==> flow/design.v <==
module result_counter
 #(parameter ACCUM_SIZE = 64,
   parameter NUM_FEAT = 2,
   parameter NUM_SV = 3,
   parameter NUM_INST = 2)
 (input   logic clk, rst, start, done,
  input   logic signed [ACCUM_SIZE-1:0]  result,
  output  logic signed [NUM_INST-1:0][ACCUM_SIZE-1:0]  results);
  enum  logic [1:0] {IDLE, FIRST, LATER} count_cs;
  logic [$clog2(NUM_SV*NUM_FEAT)-1:0] count;
  logic [$clog2(NUM_INST)-1:0]        result_i;
  logic valid;   
  always_ff @(posedge clk, posedge rst) begin
    if (rst) begin
      count <= 0;
      result_i <= 0;
      results <= 0;
      count_cs <= IDLE;
    end else begin
      case (count_cs)
        IDLE:   begin
                  count <= (start) ? count + 1 : 0;
                  result_i <= 0;
                  count_cs <= (start) ? FIRST : IDLE;
                end
        FIRST:  begin
                  if (count == NUM_SV * NUM_FEAT) begin
                    count <= 1;
                    result_i <= 1;
                    results[0] <= result;
                    count_cs <= LATER;
                  end else begin
                    count <= count + 1;
                    result_i <= 0;
                    count_cs <= FIRST;
                  end
                end
        LATER:  begin
                  if (done) begin
                    count <= 0;
                    result_i <= 0;
                    results[result_i] <= result;
                    count_cs <= IDLE;
                  end else begin
                    if (count == NUM_SV) begin
                      count <= 1;
                      result_i <= result_i + 1;
                      results[result_i] <= result;
                    end else begin
                      count <= count + 1;
                    end
                    count_cs <= LATER;
                  end
                end
      endcase
    end
  end
  always_comb begin
    valid = ((count_cs == FIRST) && (count == NUM_SV*NUM_FEAT)) ||
            ((count_cs == LATER) && (count == NUM_SV));
  end
endmodule: result_counter
* From RTL to reports: result_counter
Tool output for the design above, in the order of the flow.
Lines are those of the file above, counted from 1.
Operators carry their Yosys type and port widths (W data, S select, Z words).
The mark - stands for no value.
- Top :: result_counter
- Clock input :: clk
- Standard-cell library :: sky130hd
- Timing corner :: tt_025C_1v80

* Word level
Counts by Yosys on the flattened word-level netlist (proc, flatten, opt, wreduce; memories kept). Register bits leave out memories and registers merged into their read ports (data or address). Print and check cells are left out. Cells with the same type and inputs are merged into one.
- Reduce/logical cells :: 7
- Bitwise logic cells :: 3
- Add/subtract/negate cells :: 3
- Shifts and indexed selects :: 2
- Multiplexer cells :: 17
- Equality and inequality tests :: 6
** Operator list (number)
- $mux W128 :: 2
- $and A128 B128 Y128 :: 1
- $or A128 B128 Y128 :: 1
- $not A128 Y128 :: 1
- $shift A64 B33 Y128 :: 1
- $shift A64 B33 Y128 const A :: 1
- $pmux W64 S2 :: 1
- $mux W64 :: 1
- $neg A7 Y33 :: 1
- $mux W3 :: 4
- $pmux W3 S3 :: 1
- $pmux W2 S3 :: 1
- $reduce_and A2 Y1 :: 2
- $reduce_bool A2 Y1 :: 2
- $mux W2 :: 2
- $mux W1 :: 4
- $add A3 B1 Y3 const B :: 1
- $eq A3 B2 Y1 const B :: 1
- $eq A3 B3 Y1 const B :: 1
- $ne A3 B3 Y1 const B :: 1
- $reduce_and A3 Y1 :: 1
- $reduce_bool A3 Y1 :: 1
- $pmux W1 S3 :: 1
- $eq A2 B1 Y1 const B :: 1
- $eq A2 B2 Y1 const B :: 1
- $ne A2 B2 Y1 const B :: 1
- $logic_not A2 Y1 :: 1
- $add A1 B1 Y1 const B :: 1
- Cells after elaboration :: 43
- Output and inout port bits :: 128
- Bits of input ports :: 68
- Bits in registers :: 134

* Logic depth
Longest topological path by Yosys (ltp), each cell counted once; first at word level (registers and memories cut), then after technology mapping (sequential cells cut; the memories' decode and read muxes count).
- Depth after elaboration :: 8
- ABC_AREA :: 0
- Mapped depth :: 6
- Mapped depth without buffers :: 5

* Netlist
Source: synth_stat.txt of the flow (Yosys; design flattened, memories mapped). It holds for the ABC_AREA given above (unset counts as 0); a run with the other value may have another netlist.
The area totals of this step are shown rounded.
** Cell types
- sky130_fd_sc_hd__dfrtp_1 :: number 134, area in all 3.35E+03 um^2
- sky130_fd_sc_hd__mux2_4 :: number 60, area in all 900.864 um^2
- sky130_fd_sc_hd__mux2_2 :: number 68, area in all 765.734 um^2
- sky130_fd_sc_hd__buf_6 :: number 6, area in all 67.565 um^2
- sky130_fd_sc_hd__ha_1 :: number 4, area in all 50.048 um^2
- sky130_fd_sc_hd__buf_2 :: number 6, area in all 30.029 um^2
- sky130_fd_sc_hd__dfstp_2 :: number 1, area in all 26.275 um^2
- sky130_fd_sc_hd__inv_1 :: number 6, area in all 22.522 um^2
- sky130_fd_sc_hd__nor4_4 :: number 1, area in all 21.27 um^2
- sky130_fd_sc_hd__a21oi_1 :: number 3, area in all 15.014 um^2
- sky130_fd_sc_hd__nor3b_1 :: number 2, area in all 15.014 um^2
- sky130_fd_sc_hd__a31oi_1 :: number 2, area in all 12.512 um^2
- sky130_fd_sc_hd__nand2_1 :: number 3, area in all 11.261 um^2
- sky130_fd_sc_hd__o21ai_0 :: number 2, area in all 10.01 um^2
- sky130_fd_sc_hd__a22o_1 :: number 1, area in all 8.758 um^2
- sky130_fd_sc_hd__and2_4 :: number 1, area in all 8.758 um^2
- sky130_fd_sc_hd__o221ai_1 :: number 1, area in all 8.758 um^2
- sky130_fd_sc_hd__a211oi_1 :: number 1, area in all 7.507 um^2
Not listed: further types 12, cells in them 13.
- Standard cells after synthesis :: 315
- Sequential area :: 3400 um^2
- Flip-flops :: 135
- Mapped area :: 5400 um^2
- Buffers :: 12

* Worst setup path after synthesis
Path of least setup slack by OpenSTA after synthesis, without wires, with an ideal clock, recovery checks aside; 20% of the period is set as input and as output delay. Where synthesis merged equal registers, the netlist keeps one of their names.
- Path kind :: register to register
- Start point :: register count[0]
- End point :: register (no name shown)
- Arrival :: 1855 ps
- Slack :: 890 ps
- Required time :: 2745 ps
- Setup time :: 125 ps
- Path buffers :: 1
- Path delay :: 1980 ps
- Launch time at the first pin :: 0 ps
- Period :: 2870 ps
- Driving pins on the path :: 7
- Synthesis period reached :: 1980 ps
"path delay" = arrival - input delay + setup time.
"driving pins on the path": output pins that drive a net of the path, with the launching flip-flop's if there is one; two outputs of one cell count as two.
"synthesis period reached" = period - worst setup slack (recovery checks aside). The figure is calculated, with input and output delays left at 20% of the set period.
At most two assigning lines are given for a register; there are more.
- Cells stage by stage :: sky130_fd_sc_hd__dfrtp_1 sky130_fd_sc_hd__inv_1 sky130_fd_sc_hd__ha_1 sky130_fd_sc_hd__a21boi_1 sky130_fd_sc_hd__nor4_4 sky130_fd_sc_hd__buf_6 sky130_fd_sc_hd__mux2_4
** RTL lines, path post-synthesis
- start, declared :: line 10 : logic [$clog2(NUM_SV*NUM_FEAT)-1:0] count;
- start, assigned :: line 22 : count <= (start) ? count + 1 : 0;
- start, assigned :: line 33 : count <= count + 1;
Chain of elaborated cells between the ends: none given.

## Implementation results

result_counter through Yosys and OpenROAD on sky130hd: 2 stored runs, unordered, with their settings. The constraints put input and output delay at 20% of the set period each and load the outputs with 0.01 pF.

** Flow run A
- Settings :: period_ns=2.68; CORE_UTILIZATION=51; SETUP_SLACK_MARGIN=0.3; PLACE_DENSITY_LB_ADDON=0.27; CORE_MARGIN=3; CELL_PAD_IN_SITES_GLOBAL_PLACEMENT=2; TNS_END_PERCENT=20; SLEW_MARGIN=20; MIN_ROUTING_LAYER=met1; CAP_MARGIN=20
- Outcome :: stopped before the end: placement reported FLW-0024

** Flow run B
- Settings :: period_ns=4.21; CORE_UTILIZATION=69; PLACE_DENSITY_LB_ADDON=0.3; TNS_END_PERCENT=5; ABC_AREA=1; SLEW_MARGIN=5; MAX_ROUTING_LAYER=met4; CAP_MARGIN=20; CORE_MARGIN=2
- Outcome :: stopped before the end: placement reported FLW-0024
