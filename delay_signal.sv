==> flow/design.v <==
module delay_signal (
     input logic clk,
     input logic rst,
     input logic capture_l,
     input logic release_l,
     output logic out
);
logic [7:0] counter;
always_comb if(counter > 0 && release_l || capture_l && release_l) begin
    out = 1;
end else begin
    out = 0;
end
always_ff @(posedge clk, posedge rst) begin
    if(rst) begin
        counter <= 0;
    end else if(capture_l & release_l) begin
        counter <= counter;
    end else if(capture_l) begin
        counter <= counter + 1;
    end else if(release_l) begin
        counter <= counter > 0 ? counter - 1 : 0;
    end
end
endmodule: delay_signal
# [Reports on delay_signal]
# Tool output for the design above, in the order of the flow.
# Lines are those of the file above, counted from 1.
# Operators carry their Yosys type and port widths (W data, S select, Z words).
# Library cell names are shortened.
# The mark - stands for no value.
[setup] top="delay_signal" clk_port="clk" lib="sky130hd" pvt_corner="tt_025C_1v80"

# [Word level]
# Yosys after proc, flatten, opt, wreduce and memory -nomap, before mapping. Memory bits, and registers merged into a memory's read port (data or address), are not among the register bits. Print and check cells are not counted. Equal cells are merged and count once.
[op_classes] addsub=2 n_cmp=1 mux=4 n_logic=2 n_reduce_logical=5
[ops] op="$mux W8" count=3
[ops] op="$add A8 B1 Y8 const B" count=1
[ops] op="$sub A8 B1 Y8 const B" count=1
[ops] op="$gt A8 B1 Y1 const B" count=1
[ops] op="$logic_and A1 B1 Y1" count=2
[ops] op="$reduce_and A2 Y1" count=1
[ops] op="$reduce_bool A2 Y1" count=1
[ops] op="$and A1 B1 Y1" count=1
[ops] op="$logic_or A1 B1 Y1" count=1
[ops] op="$not A1 Y1" count=1
[ops] op="$mux W1" count=1
[bits] reg_bits=8 out_inout_bits=1

# [Longest topological paths]
# Longest topological path by Yosys (ltp), each cell counted once; first at word level (registers and memories cut), then after technology mapping (sequential cells cut; the memories' decode and read muxes count).
[depth] ltp_word=4 ABC_AREA=0 depth_mapped=6

# [Netlist]
# The flow's flattened synthesis, as Yosys stat reports it; memories are mapped. The netlist is that of the ABC_AREA named above (0 if unset); the other value can give another one.
# The area totals of this step are shown rounded.
[synth_totals] cell_count=81 synth_area_um2=668 seq_area_um2=200 ffs=8
[types] cell="dfrtp_1" count=8 area_total_um2=200.192
[types] cell="ha_1" count=4 area_total_um2=50.048
[types] cell="o21ai_0" count=8 area_total_um2=40.038
[types] cell="nand2_1" count=7 area_total_um2=26.275
[types] cell="o2bb2ai_1" count=3 area_total_um2=26.275
[types] cell="nand2b_1" count=4 area_total_um2=25.024
[types] cell="nand3_1" count=5 area_total_um2=25.024
[types] cell="nor4_4" count=1 area_total_um2=21.27
[types] cell="a21oi_1" count=4 area_total_um2=20.019
[types] cell="nand4_1" count=3 area_total_um2=18.768
[types] cell="nor2_1" count=5 area_total_um2=18.768
[types] cell="nor4_1" count=3 area_total_um2=18.768
[types] cell="inv_1" count=4 area_total_um2=15.014
[types] cell="mux2_4" count=1 area_total_um2=15.014
[types] cell="nor3b_1" count=2 area_total_um2=15.014
[types] cell="o21a_1" count=2 area_total_um2=15.014
[types] cell="buf_6" count=1 area_total_um2=11.261
[types] cell="clkbuf_1" count=3 area_total_um2=11.261
# Other cell types: 12; their cells: 13.

# [Worst setup path after synthesis]
# Path of least setup slack by OpenSTA after synthesis, without wires, with an ideal clock, recovery checks aside; 20% of the period is set as input and as output delay. Where synthesis merged equal registers, the netlist keeps one of their names.
[synth_timing] path_kind="register to register" start="register counter[2]" end="register counter[0]" period_ps=2330 setup_ps=125 launch_ps=0 t_arrival_ps=1581 required_ps=2205 path_slack_ps=624 delay_ps=1706 path_stages=6 n_path_buf=1 period_less_setup_slack_ps=1706
# "delay_ps" is the arrival time less input delay plus setup time.
# "path_stages" counts driving pins, that of a launching flip-flop among them; a cell with two outputs on the path counts twice.
# "period_less_setup_slack_ps" = period - worst setup slack (recovery checks aside). The figure is calculated, with input and output delays left at 20% of the set period.
# The rows between start and end are the longest chain of elaborated cells between them; the timing report does not say that the signal goes this way. Where chains are equally long, one stands for them.
# A line is the first line of the expression or statement that the cell stems from. Yosys adds cells for indexed reads and writes and turns some case tables into memories.
# A register here has more assigning lines than the two given.
[synth_via] path_cell_list="dfrtp_1 buf_6 or4_4 nor4_4 nor2_1 mux2_4" elab_chain_len=4 cone_cells=4
[synth_rtl] item="start, declared" line=8 rtl="logic [7:0] counter;"
[synth_rtl] item="start, assigned" line=18 rtl="counter <= counter;"
[synth_rtl] item="start, assigned" line=20 rtl="counter <= counter + 1;"
[synth_rtl] item="$gt A8 B1 Y1" line=22 rtl="counter <= counter > 0 ? counter - 1 : 0;"
[synth_rtl] item="$mux W8" line=22
[synth_rtl] item="$mux W8" line=21 rtl="end else if(release_l) begin"
[synth_rtl] item="$mux W8" line=19 rtl="end else if(capture_l) begin"
[synth_rtl] item="end, assigned" line=18
[synth_rtl] item="end, assigned" line=20
[synth_rtl] item="end, declared" line=8

# [Path in the finished layout]
# Path of least setup slack in the final report of run 2 (OpenROAD, finished layout, wires in). Where an end is a register, its clock arrival counts in the times.
# The report prints the path's times to 10 ps; the period is as set.
[layout_timing] path_kind="register to output" start="register counter[0]" end="output port out" period_ps=3060 output_delay_ps=610 launch_ps=260 t_arrival_ps=2100 required_ps=2450 path_slack_ps=350 path_stages=7 n_path_buf=1
# The rows between start and end are the longest chain of elaborated cells between them; the timing report does not say that the signal goes this way. Where chains are equally long, one stands for them.
# A register here has more assigning lines than the two given.
[layout_via] path_cell_list="dfrtp_1 inv_1 ha_1 nor3b_1 nand2_1 a21o_1 clkdlybuf4s50_1" elab_chain_len=4 cone_cells=4
[layout_rtl] item="start, declared" line=8 rtl="logic [7:0] counter;"
[layout_rtl] item="start, assigned" line=18 rtl="counter <= counter;"
[layout_rtl] item="start, assigned" line=20 rtl="counter <= counter + 1;"
[layout_rtl] item="$gt A8 B1 Y1" line=9 rtl="always_comb if(counter > 0 && release_l || capture_l && release_l) begin"
[layout_rtl] item="$logic_and A1 B1 Y1" line=9
[layout_rtl] item="$logic_or A1 B1 Y1" line=9
[layout_rtl] item="$mux W1" line=9
[layout_rtl] item="end, declared" line=6 rtl="output logic out"

# Flow runs of delay_signal

delay_signal through Yosys and OpenROAD on sky130hd: 2 stored runs, unordered, with their settings and measured results. The constraints put input and output delay at 20% of the set period each and load the outputs with 0.01 pF.
"timing.achieved_period_ps" = clock period - worst setup slack. The figure is calculated, with input and output delays left at 20% of the set period.
"final_power_w" is the tool's figure for a default switching activity; nothing was simulated.
The results are shown rounded.

[flow] run 1: files
==> flow/run.sh <==
#!/bin/bash
# the make line also repeats the synthesis and layout settings of config.mk as NAME=value (left out here)
make -C /OpenROAD-flow-scripts/flow DESIGN_CONFIG=/design/flow/config.mk WORK_HOME=/design/flow/orfs CLKGATE_MAP_FILE= finish
==> flow/config.mk <==
export PLATFORM = sky130hd
export DESIGN_NAME = delay_signal
export DESIGN_NICKNAME = delay_signal
export VERILOG_FILES = /design/flow/design.v
export SDC_FILE = /design/flow/constraint.sdc
export NUM_CORES = 4
export LEC_CHECK = 0
export CAP_MARGIN = 20
export CELL_PAD_IN_SITES_DETAIL_PLACEMENT = 2
export CORE_ASPECT_RATIO = 1.12
export CORE_MARGIN = 2
export CORE_UTILIZATION = 64
export CTS_CLUSTER_DIAMETER = 378
export GPL_TIMING_DRIVEN = 0
export MAX_ROUTING_LAYER = met5
export MIN_ROUTING_LAYER = met1
export PLACE_DENSITY_LB_ADDON = 0.28
export SETUP_SLACK_MARGIN = -0.1
export SLEW_MARGIN = 20
==> flow/constraint.sdc <==
create_clock -name core_clock -period 1.95 [get_ports {clk}]
set_input_delay 0.3900 -clock core_clock [delete_from_list [all_inputs] [get_ports {clk}]]
set_output_delay 0.3900 -clock core_clock [all_outputs]
set_load 0.01 [all_outputs]

[flow] run 1: did not finish, placement stopped with DPL-0033

[flow] run 2: files
==> flow/run.sh <==
#!/bin/bash
# the make line also repeats the synthesis and layout settings of config.mk as NAME=value (left out here)
make -C /OpenROAD-flow-scripts/flow DESIGN_CONFIG=/design/flow/config.mk WORK_HOME=/design/flow/orfs CLKGATE_MAP_FILE= finish
==> flow/config.mk <==
export PLATFORM = sky130hd
export DESIGN_NAME = delay_signal
export DESIGN_NICKNAME = delay_signal
export VERILOG_FILES = /design/flow/design.v
export SDC_FILE = /design/flow/constraint.sdc
export NUM_CORES = 4
export LEC_CHECK = 0
export CAP_MARGIN = 20
export CORE_MARGIN = 2
export CORE_UTILIZATION = 45
export CTS_CLUSTER_DIAMETER = 173
export GPL_ROUTABILITY_DRIVEN = 1
export GPL_TIMING_DRIVEN = 1
export MIN_ROUTING_LAYER = met1
export PLACE_DENSITY_LB_ADDON = 0.04
export SLEW_MARGIN = 20
export TNS_END_PERCENT = 30
==> flow/constraint.sdc <==
create_clock -name core_clock -period 3.06 [get_ports {clk}]
set_input_delay 0.6120 -clock core_clock [delete_from_list [all_inputs] [get_ports {clk}]]
set_output_delay 0.6120 -clock core_clock [all_outputs]
set_load 0.01 [all_outputs]

[flow] run 2: metrics
[metrics] worst_setup_slack_ps = 348
[metrics] synth_area_um2 = 668
[metrics] timing.achieved_period_ps = 2712
[metrics] final_power_w = 0.000595
[metrics] die_um2 = 1810
[metrics] tns_ps = 0
[metrics] utilization_pct = 54.0
[metrics] hold_worst_slack_ps = 554
